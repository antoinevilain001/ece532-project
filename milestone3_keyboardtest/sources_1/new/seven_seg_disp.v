==> flow/design.v <==
`timescale 1ns / 1ps
module seven_seg_disp(
    input [31:0] data,
    input clk,
    output reg[6:0] SEG,
    output reg[7:0] AN,
    output wire dp
    );
    wire [2:0] select;
    reg [3:0] digit;
    wire [7:0] ANODES;
    reg [19:0] slowCLK;
    assign dp = 1;
    assign select = slowCLK[19:17];
    assign ANODES = 8'b11111111;  
    always @(posedge clk) begin
        case(select)
            0: digit = data[3:0];
            1: digit = data[7:4];
            2: digit = data[11:8];
            3: digit = data[15:12];
            4: digit = data[19:16];
            5: digit = data[23:20];
            6: digit = data[27:24];
            7: digit = data[31:28];
            default: digit = data[3:0];
        endcase
    end
    always @(*) begin
        case(digit)
            0: SEG = 7'b1000000;
            1: SEG = 7'b1111001;
            2: SEG = 7'b0100100;
            3: SEG = 7'b0110000;
            4: SEG = 7'b0011001;
            5: SEG = 7'b0010010;
            6: SEG = 7'b0000010;
            7: SEG = 7'b1111000;
            8: SEG = 7'b0000000;
            9: SEG = 7'b0010000;
            'hA: SEG = 7'b0001000;
            'hB: SEG = 7'b0000011;
            'hC: SEG = 7'b1000110;
            'hD: SEG = 7'b0100001;
            'hE: SEG = 7'b0000110;
            'hF: SEG = 7'b0001110;
            default: SEG = 7'b0000000;
        endcase
    end
    always @(*)begin
        AN = 8'b11111111;
        if (ANODES[select] == 1) begin
            AN[select] = 0;
        end
    end
    always @(posedge clk) begin
        slowCLK <= slowCLK + 1'b1;
    end
endmodule
* From RTL to reports: seven_seg_disp *
Tool output for the design above, in the order of the flow.
Line numbers count from 1 in the design file above.
Operators carry their Yosys type and port widths (W data, S select, Z words).
Cell names lack the library's common part.
Not given: -

inputs
  design top = seven_seg_disp
  clock = clk
  standard-cell library = sky130hd
  corner = tt_025C_1v80

* Elaborated design *
Source: Yosys, flattened and elaborated, memories not mapped. Widths are those after wreduce; folded enables and synchronous resets count as part of the registers. Registers that Yosys merges into a memory's read port (data or address) are not register bits. Print and check cells do not count. Equal cells are merged and count once.
Yosys's memory passes give these memory sizes; they may raise the number of words (mostly to a power of two), join words into wider ones and drop unused or constant bits.

bit counts
  bits in registers = 20
  bits in read-only memories = 112
  clocked read ports x word width = 7
  memory cells = 1
  bits of input ports = 33
  output and inout port bits = 16
  word-level cells = 19

cells by class
  $add $sub $neg = 2
  eq/ne operators = 7
  shifts and indexed selects = 3
  multiplexer cells = 2
  bitwise logic cells = 2
  reduce/logical cells = 1

memory list
  name             words  bits a word  rd ports  wr ports  line  text
  (no name shown)  16     7            1         0         30    case(digit)

operator list
  kind                      number
  $pmux W4 S8               1
  $add A20 B1 Y20 const B   1
  $shift A1 B4 Y8 const A   2
  $eq A3 B3 Y1 const B      4
  $shiftx A8 B3 Y1 const A  1
  $or A8 B8 Y8              1
  $not A8 Y8                1
  $mux W8                   1
  $eq A3 B2 Y1 const B      2
  $neg A3 Y4                1
  $eq A3 B1 Y1 const B      1
  $logic_not A3 Y1          1

* Logic depth *
Depth = most cells in a row (Yosys ltp): at word level without a register or memory, in the mapped netlist without a sequential cell, where the memories' decode and read muxes count.

logic depth
  word-level depth = 5
  ABC_AREA = 0
  depth in mapped cells = 12

* Mapped cells and area *
Source: synth_stat.txt of the flow (Yosys; design flattened, memories mapped). It holds for the ABC_AREA given above (unset counts as 0); a run with the other value may have another netlist.

mapped netlist
  cells in the netlist = 160
  mapped area = 1,530.2 um^2
  sequential area = 540.5 um^2
  flip-flops = 27
  buffers = 6

cell types
  type      number  area in all (um^2)
  dfxtp_1   27      540.518
  ha_1      12      150.144
  xnor2_1   16      140.134
  nand2_1   15      56.304
  mux2i_1   5       50.048
  nand3_1   10      50.048
  inv_1     11      41.29
  a22oi_1   5       37.536
  buf_6     3       33.782
  mux2_2    3       33.782
  nor2_1    9       33.782
  a41oi_4   1       27.526
  mux4_1    1       26.275
  xor2_1    3       26.275
  nand4_1   4       25.024
  and3_1    3       18.768
  o22ai_1   3       18.768
  a221oi_1  2       17.517

Not listed: further types 25, cells in them 27.

* Worst setup path after synthesis *
Path of least setup slack by OpenSTA after synthesis, without wires, with an ideal clock, recovery checks aside; 20% of the period is set as input and as output delay. Where synthesis merged equal registers, the netlist keeps one of their names.

timing path post-synthesis
  path kind = register -> register
  start point = register slowCLK[17]
  end point = register (name not given)
  period = 3.14 ns
  library setup time = 0.136 ns
  launch time at the first pin = 0.000 ns
  arrival = 2.630 ns
  path slack = 0.375 ns
  path delay = 2.766 ns
  driving pins on the path = 10
  buffers on the path = 1
  synthesis period reached = 2.765 ns

"path delay" = arrival - input delay + setup time.
"driving pins on the path" counts driving pins, that of a launching flip-flop among them; a cell with two outputs on the path counts twice.
"synthesis period reached" is the clock period less the worst setup slack; recovery checks do not enter. This is arithmetic on one report: input and output delays are still those of the set period (20% each).
The rows between start and end are the longest chain of elaborated cells between them; the timing report does not say that the signal goes this way. Where chains are equally long, one stands for them.
Each line given opens the expression or statement behind the cell; cells for indexed reads and writes are added by Yosys, which also makes memories of some case tables.

on the way, post-synthesis
  cells stage by stage = dfxtp_1 inv_1 ha_1 ha_1 or4_4 buf_6 o22ai_1 inv_1 ha_1 mux4_1
  cells in the longest elaborated chain = 2
  elaborated cells on any way between the ends = 9
  RTL lines with such cells = 1

ends and longest elaborated chain, post-synthesis
  what                line  text
  start: declaration  12    reg [19:0] slowCLK;
  start: assignment   57    slowCLK <= slowCLK + 1'b1;
  $eq A3 B3 Y1        17    case(select)
  $pmux W4 S8         17

* Path in the finished layout *
Path of least setup slack in the final report of record 1 (OpenROAD, finished layout, wires in). Where an end is a register, its clock arrival counts in the times.

timing path post-layout
  path kind = register -> register
  start point = register slowCLK[17]
  end point = register (name not given)
  period = 2.71 ns
  library setup time = 0.11 ns
  launch time at the first pin = 0.27 ns
  arrival = 2.72 ns
  path slack = 0.14 ns
  driving pins on the path = 11
  buffers on the path = 1

The rows between start and end are the longest chain of elaborated cells between them; the timing report does not say that the signal goes this way. Where chains are equally long, one stands for them.

on the way, post-layout
  cells stage by stage = dfxtp_4 inv_1 ha_1 ha_1 or4_4 buf_6 nand2_1 o22ai_2 ha_1 inv_1 mux4_1
  cells in the longest elaborated chain = 2
  elaborated cells on any way between the ends = 9
  RTL lines with such cells = 1

ends and longest elaborated chain, post-layout
  what                line  text
  start: declaration  12    reg [19:0] slowCLK;
  start: assignment   57    slowCLK <= slowCLK + 1'b1;
  $eq A3 B3 Y1        17    case(select)
  $pmux W4 S8         17

==> runs of seven_seg_disp <==
Record of 2 stored runs of the RTL-to-layout flow on seven_seg_disp, platform sky130hd. The runs are unordered. Constraints: input delay and output delay 20% of the set period each, output load 0.01 pF.
"worst setup path time": the worst setup path's part of the clock period (all of it between registers, 20% less for each end at a port) less its slack. A launch clock that arrives late makes it longer, a capture clock that arrives late makes it shorter.
"power" is the tool's figure for a default switching activity; nothing was simulated.

Record 1
==> flow/run.sh <==
#!/bin/bash
# the make line also repeats the synthesis and layout settings of config.mk as NAME=value (left out here)
make -C /OpenROAD-flow-scripts/flow DESIGN_CONFIG=/design/flow/config.mk WORK_HOME=/design/flow/orfs CLKGATE_MAP_FILE= finish
==> flow/config.mk <==
export PLATFORM = sky130hd
export DESIGN_NAME = seven_seg_disp
export DESIGN_NICKNAME = seven_seg_disp
export VERILOG_FILES = /design/flow/design.v
export SDC_FILE = /design/flow/constraint.sdc
export NUM_CORES = 4
export LEC_CHECK = 0
export CAP_MARGIN = 25
export CELL_PAD_IN_SITES_DETAIL_PLACEMENT = 0
export CORE_MARGIN = 2
export CORE_UTILIZATION = 23
export CTS_CLUSTER_DIAMETER = 95
export CTS_CLUSTER_SIZE = 65
export GPL_ROUTABILITY_DRIVEN = 0
export PLACE_DENSITY_LB_ADDON = 0.04
export SETUP_SLACK_MARGIN = -0.02
export SLEW_MARGIN = 20
==> flow/constraint.sdc <==
create_clock -name core_clock -period 2.71 [get_ports {clk}]
set_input_delay 0.5420 -clock core_clock [delete_from_list [all_inputs] [get_ports {clk}]]
set_output_delay 0.5420 -clock core_clock [all_outputs]
set_load 0.01 [all_outputs]

==> results of record 1 <==
chip area after synthesis (Yosys): 1,530.2 um^2
die area: 7,321.4 um^2
utilization: 0.347
worst setup slack after layout: 0.144 ns
worst hold slack: 0.424 ns
power: 0.0007632 W
worst setup path time: 2.57 ns
worst setup path kind: register -> register

Record 2
==> flow/run.sh <==
#!/bin/bash
# the make line also repeats the synthesis and layout settings of config.mk as NAME=value (left out here)
make -C /OpenROAD-flow-scripts/flow DESIGN_CONFIG=/design/flow/config.mk WORK_HOME=/design/flow/orfs CLKGATE_MAP_FILE= finish
==> flow/config.mk <==
export PLATFORM = sky130hd
export DESIGN_NAME = seven_seg_disp
export DESIGN_NICKNAME = seven_seg_disp
export VERILOG_FILES = /design/flow/design.v
export SDC_FILE = /design/flow/constraint.sdc
export NUM_CORES = 4
export LEC_CHECK = 0
export CAP_MARGIN = 15
export CORE_ASPECT_RATIO = 1.75
export CORE_MARGIN = 2
export CORE_UTILIZATION = 21
export GPL_ROUTABILITY_DRIVEN = 1
export GPL_TIMING_DRIVEN = 1
export PLACE_DENSITY_LB_ADDON = 0.18
export SETUP_SLACK_MARGIN = 0.36
export SLEW_MARGIN = 20
==> flow/constraint.sdc <==
create_clock -name core_clock -period 2.13 [get_ports {clk}]
set_input_delay 0.4260 -clock core_clock [delete_from_list [all_inputs] [get_ports {clk}]]
set_output_delay 0.4260 -clock core_clock [all_outputs]
set_load 0.01 [all_outputs]

==> results of record 2 <==
chip area after synthesis (Yosys): 1,530.2 um^2
die area: 8,011.9 um^2
utilization: 0.376
worst setup slack after layout: -0.274 ns
worst hold slack: 0.415 ns
power: 0.001154 W
worst setup path time: 2.40 ns
worst setup path kind: register -> register
