==> flow/design.v <==
module pdm_serializer #(
    parameter integer C_NR_OF_BITS = 16,
    parameter integer C_SYS_CLK_FREQ_MHZ = 75,
    parameter integer C_PDM_FREQ_HZ = 2000000
)(
    input wire clk_i,              
    input wire en_i,               
    input wire [C_NR_OF_BITS-1:0] data_i,  
    output reg done_o,            
    output wire pwm_audio_o       
);
    localparam integer CLK_DIV = (C_SYS_CLK_FREQ_MHZ * 1000000) / C_PDM_FREQ_HZ;
    reg [7:0] cnt_clk = 0;
    reg pdm_clk_rising = 0;
    reg [C_NR_OF_BITS-1:0] pdm_s_tmp = 0;
    reg [$clog2(C_NR_OF_BITS)-1:0] cnt_bits = 0;
    reg en_int = 0;
    assign pwm_audio_o = (pdm_s_tmp[C_NR_OF_BITS-1] == 1'b0) ? 1'b0 : 1'bz;
    always @(posedge clk_i) begin
        en_int <= en_i;
    end
    always @(posedge clk_i) begin
        if (!en_int) begin
            cnt_clk <= 0;
            pdm_clk_rising <= 0;
        end else if (cnt_clk == CLK_DIV - 1) begin
            cnt_clk <= 0;
            pdm_clk_rising <= 1;
        end else begin
            cnt_clk <= cnt_clk + 1;
            pdm_clk_rising <= 0;
        end
    end
    always @(posedge clk_i) begin
        if (!en_int) begin
            cnt_bits <= 0;
        end else if (pdm_clk_rising) begin
            if (cnt_bits == C_NR_OF_BITS - 1)
                cnt_bits <= 0;
            else
                cnt_bits <= cnt_bits + 1;
        end
    end
    always @(posedge clk_i) begin
        if (pdm_clk_rising) begin
            if (cnt_bits == 0)
                pdm_s_tmp <= data_i;
            else
                pdm_s_tmp <= {pdm_s_tmp[C_NR_OF_BITS-2:0], 1'b0};
            done_o <= (cnt_bits == C_NR_OF_BITS - 1);
        end else begin
            done_o <= 0;
        end
    end
endmodule
# Step by step through the tools: pdm_serializer
# Tool output for the design above, in the order of the flow.
# Lines are those of the file above, counted from 1.
# Library cell names are shortened.
design:
  design: "pdm_serializer"
  clock_port: "clk_i"
  lib: "sky130hd"
  corner: "tt_025C_1v80"

# Word-level counts
# Yosys after proc, flatten, opt, wreduce and memory -nomap, before mapping. Memory bits, and registers merged into a memory's read port (data or address), are not among the register bits. Print and check cells are not counted. Equal cells are merged and count once.
word_totals:
  register_bits: 31
  in_bits: 18
  wordCells: 18
classes:
  addsub: 2
  n_eq: 2
  n_mux: 4
  n_logic: 1
  n_reduce_logical: 2
op_table:
  columns: ["cell", "n"]
  rows:
  - ["16-bit 2-to-1 mux", 1]
  - ["8-bit by 1-bit adder with 8-bit output with constant B", 1]
  - ["8-bit by 6-bit equality test with 1-bit output with constant B", 1]
  - ["4-bit by 1-bit adder with 4-bit output with constant B", 1]
  - ["4-bit equality test with constant B", 1]
  - ["4-bit zero test", 1]
  - ["4-bit 2-to-1 mux", 1]
  - ["2-bit OR reduction", 1]
  - ["1-bit 2-to-1 mux", 2]
  - ["1-bit inverter", 1]

# Depth
# Depth = most cells in a row (Yosys ltp): at word level without a register or memory, in the mapped netlist without a sequential cell, where the memories' decode and read muxes count.
depth:
  depth_word: 2
  abc_area: 0
  depth_mapped: 5

# After synthesis
# Yosys stat after the flow's synthesis: flattened, memories mapped to cells. It holds for the ABC_AREA given above (unset counts as 0); a run with the other value may have another netlist.
synth_totals:
  cell_count: 64
  synth_area_um2: 610.6
  seq_area_um2: 300.3
  flip_flops: 15
by_type:
  columns: ["cell", "n", "type_area_um2"]
  rows:
  - ["dfxtp_1", 15, 300.288]
  - ["ha_1", 3, 37.536]
  - ["xor2_1", 4, 35.034]
  - ["nor2_1", 9, 33.782]
  - ["nand3_1", 4, 20.019]
  - ["inv_1", 5, 18.768]
  - ["or3_1", 3, 18.768]
  - ["xnor2_1", 2, 17.517]
  - ["o21ai_4", 1, 16.266]
  - ["a21oi_1", 3, 15.014]
  - ["o21ai_0", 3, 15.014]
  - ["or4b_4", 1, 13.763]
  - ["nand4_1", 2, 12.512]
  - ["mux2i_1", 1, 10.01]
  - ["and4_1", 1, 8.758]
  - ["buf_4", 1, 7.507]
  - ["nand2_1", 2, 7.507]
  - ["nand3b_1", 1, 7.507]
# Other cell types: 3; their cells: 3.

# Path before layout
# OpenSTA on the mapped netlist: ideal clock, no wires. The path of least setup slack (recovery checks aside). Input and output delay are each 20% of the period. Register names are those of the netlist, which keeps one name where synthesis merged equal registers.
synth_timing:
  path_type: "flip-flop to flip-flop"
  startpoint: "reg cnt_clk[0]"
  endpoint: "reg cnt_clk[2]"
  tclk_ps: 1520
  setup_ps: 121
  t_first_pin_ps: 0
  arrival_ps: 1263
  required_time_ps: 1399
  path_slack_ps: 136
  delay_ps: 1384
  driving_pins: 6
  period_less_setup_slack_ps: 1384
# "delay_ps" is the arrival time less input delay plus setup time.
# "driving_pins" counts driving pins, that of a launching flip-flop among them; a cell with two outputs on the path counts twice.
# "period_less_setup_slack_ps" is the clock period less the worst setup slack; recovery checks do not enter. This is arithmetic on one report: input and output delays are still those of the set period (20% each).
# The rows between start and end are the longest chain of elaborated cells between them; the timing report does not say that the signal goes this way. Where chains are equally long, one stands for them.
# Each line given opens the expression or statement behind the cell; cells for indexed reads and writes are added by Yosys, which also makes memories of some case tables.
# A register here has more assigning lines than the two given.
synth_between:
  path_cell_list: "dfxtp_1 -> inv_1 -> ha_1 -> or4b_4 -> o21ai_4 -> nor2_1"
  elab_chain_cells: 2
  cells_between: 3
  lines_between: 2
  cone_classes: "1 x add/sub; 1 x eq/ne; 1 x reduce/logical"
synth_rtl:
  columns: ["item", "line_no", "rtl"]
  rows:
  - ["start: declaration", 13, "reg [7:0] cnt_clk = 0;"]
  - ["start: assignment", 24, "cnt_clk <= 0;"]
  - ["start: assignment", 30, "cnt_clk <= cnt_clk + 1;"]
  - ["8-bit by 6-bit equality test with 1-bit output", 26, "end else if (cnt_clk == CLK_DIV - 1) begin"]
  - ["2-bit OR reduction", null, null]
  - ["end: assignment", 27, "cnt_clk <= 0;"]
  - ["end: assignment", 30, null]
  - ["end: declaration", 13, null]

# Worst path after layout
# Path of least setup slack in the final report of run 1 (OpenROAD, finished layout, wires in). Where an end is a register, its clock arrival counts in the times.
# The path's times are printed in steps of 10 ps; the period is the one set.
layout_timing:
  path_type: "flip-flop to flip-flop"
  startpoint: "reg cnt_clk[0]"
  endpoint: "reg cnt_clk[2]"
  tclk_ps: 1120
  setup_ps: 110
  t_first_pin_ps: 290
  arrival_ps: 1560
  required_time_ps: 1300
  path_slack_ps: -270
  driving_pins: 6
# The rows between start and end are the longest chain of elaborated cells between them; the timing report does not say that the signal goes this way. Where chains are equally long, one stands for them.
# A register here has more assigning lines than the two given.
layout_between:
  path_cell_list: "dfxtp_2 -> inv_2 -> ha_1 -> or4b_4 -> o21ai_4 -> nor2_1"
  elab_chain_cells: 2
  cells_between: 3
  lines_between: 2
  cone_classes: "1 x add/sub; 1 x eq/ne; 1 x reduce/logical"
layout_rtl:
  columns: ["item", "line_no", "rtl"]
  rows:
  - ["start: declaration", 13, "reg [7:0] cnt_clk = 0;"]
  - ["start: assignment", 24, "cnt_clk <= 0;"]
  - ["start: assignment", 30, "cnt_clk <= cnt_clk + 1;"]
  - ["8-bit by 6-bit equality test with 1-bit output", 26, "end else if (cnt_clk == CLK_DIV - 1) begin"]
  - ["2-bit OR reduction", null, null]
  - ["end: assignment", 27, "cnt_clk <= 0;"]
  - ["end: assignment", 30, null]
  - ["end: declaration", 13, null]

# Below are 2 stored runs of the flow (Yosys, OpenROAD; platform sky130hd) on pdm_serializer, each with its settings and what was measured, unordered. Constraints: input delay and output delay 20% of the set period each, output load 0.01 pF.
# "achievedPeriod_ps" is the run's clock period less its worst setup slack. It is reckoned from that one timing run; input and output delays stay at 20% of the period that was set.
# "worst_path_ps" is the time allowed to the run's worst setup path (the clock period less input and output delay, where it has them) less its slack. Clock arrival times count: a late capture clock shortens it, a late launch clock lengthens it.
# "power.total_mw" is the tool's figure for a default switching activity; nothing was simulated.
# "worst_path_ps" is known to 10 ps.
runs:
  - name: "run 1"
    settings:
      period_ns: 1.12
      CORE_UTILIZATION: 43
      PLACE_DENSITY_LB_ADDON: 0.24
      CAP_MARGIN: 35
      MIN_ROUTING_LAYER: "met1"
      MAX_ROUTING_LAYER: "met5"
      CORE_MARGIN: 2
      SLEW_MARGIN: 20
    results:
      yosys.chip_area_um2: 610.6
      die_footprint_um2: 1737.2
      final_cell_area_um2: 749.5
      final_util_pct: 56.9
      final_setup_ws_ps: -267
      timing.setup.tns_ps: -2260
      final_hold_ws_ps: 364
      power.total_mw: 0.9596
      achievedPeriod_ps: 1387
      worst_path_ps: 1390
      critical_path_kind: "flip-flop to flip-flop"
  - name: "run 2"
    settings:
      period_ns: 1.47
      CORE_UTILIZATION: 65
      PLACE_DENSITY: 0.69
      HOLD_SLACK_MARGIN: -0.05
      CORE_ASPECT_RATIO: 1.45
      CORE_MARGIN: 4
      CELL_PAD_IN_SITES_DETAIL_PLACEMENT: 1
      TNS_END_PERCENT: 90
      GPL_TIMING_DRIVEN: 1
      CTS_CLUSTER_DIAMETER: 113
      CAP_MARGIN: 25
      SLEW_MARGIN: 40
    outcome: "did not finish, floorplanning stopped with PDN-0185"
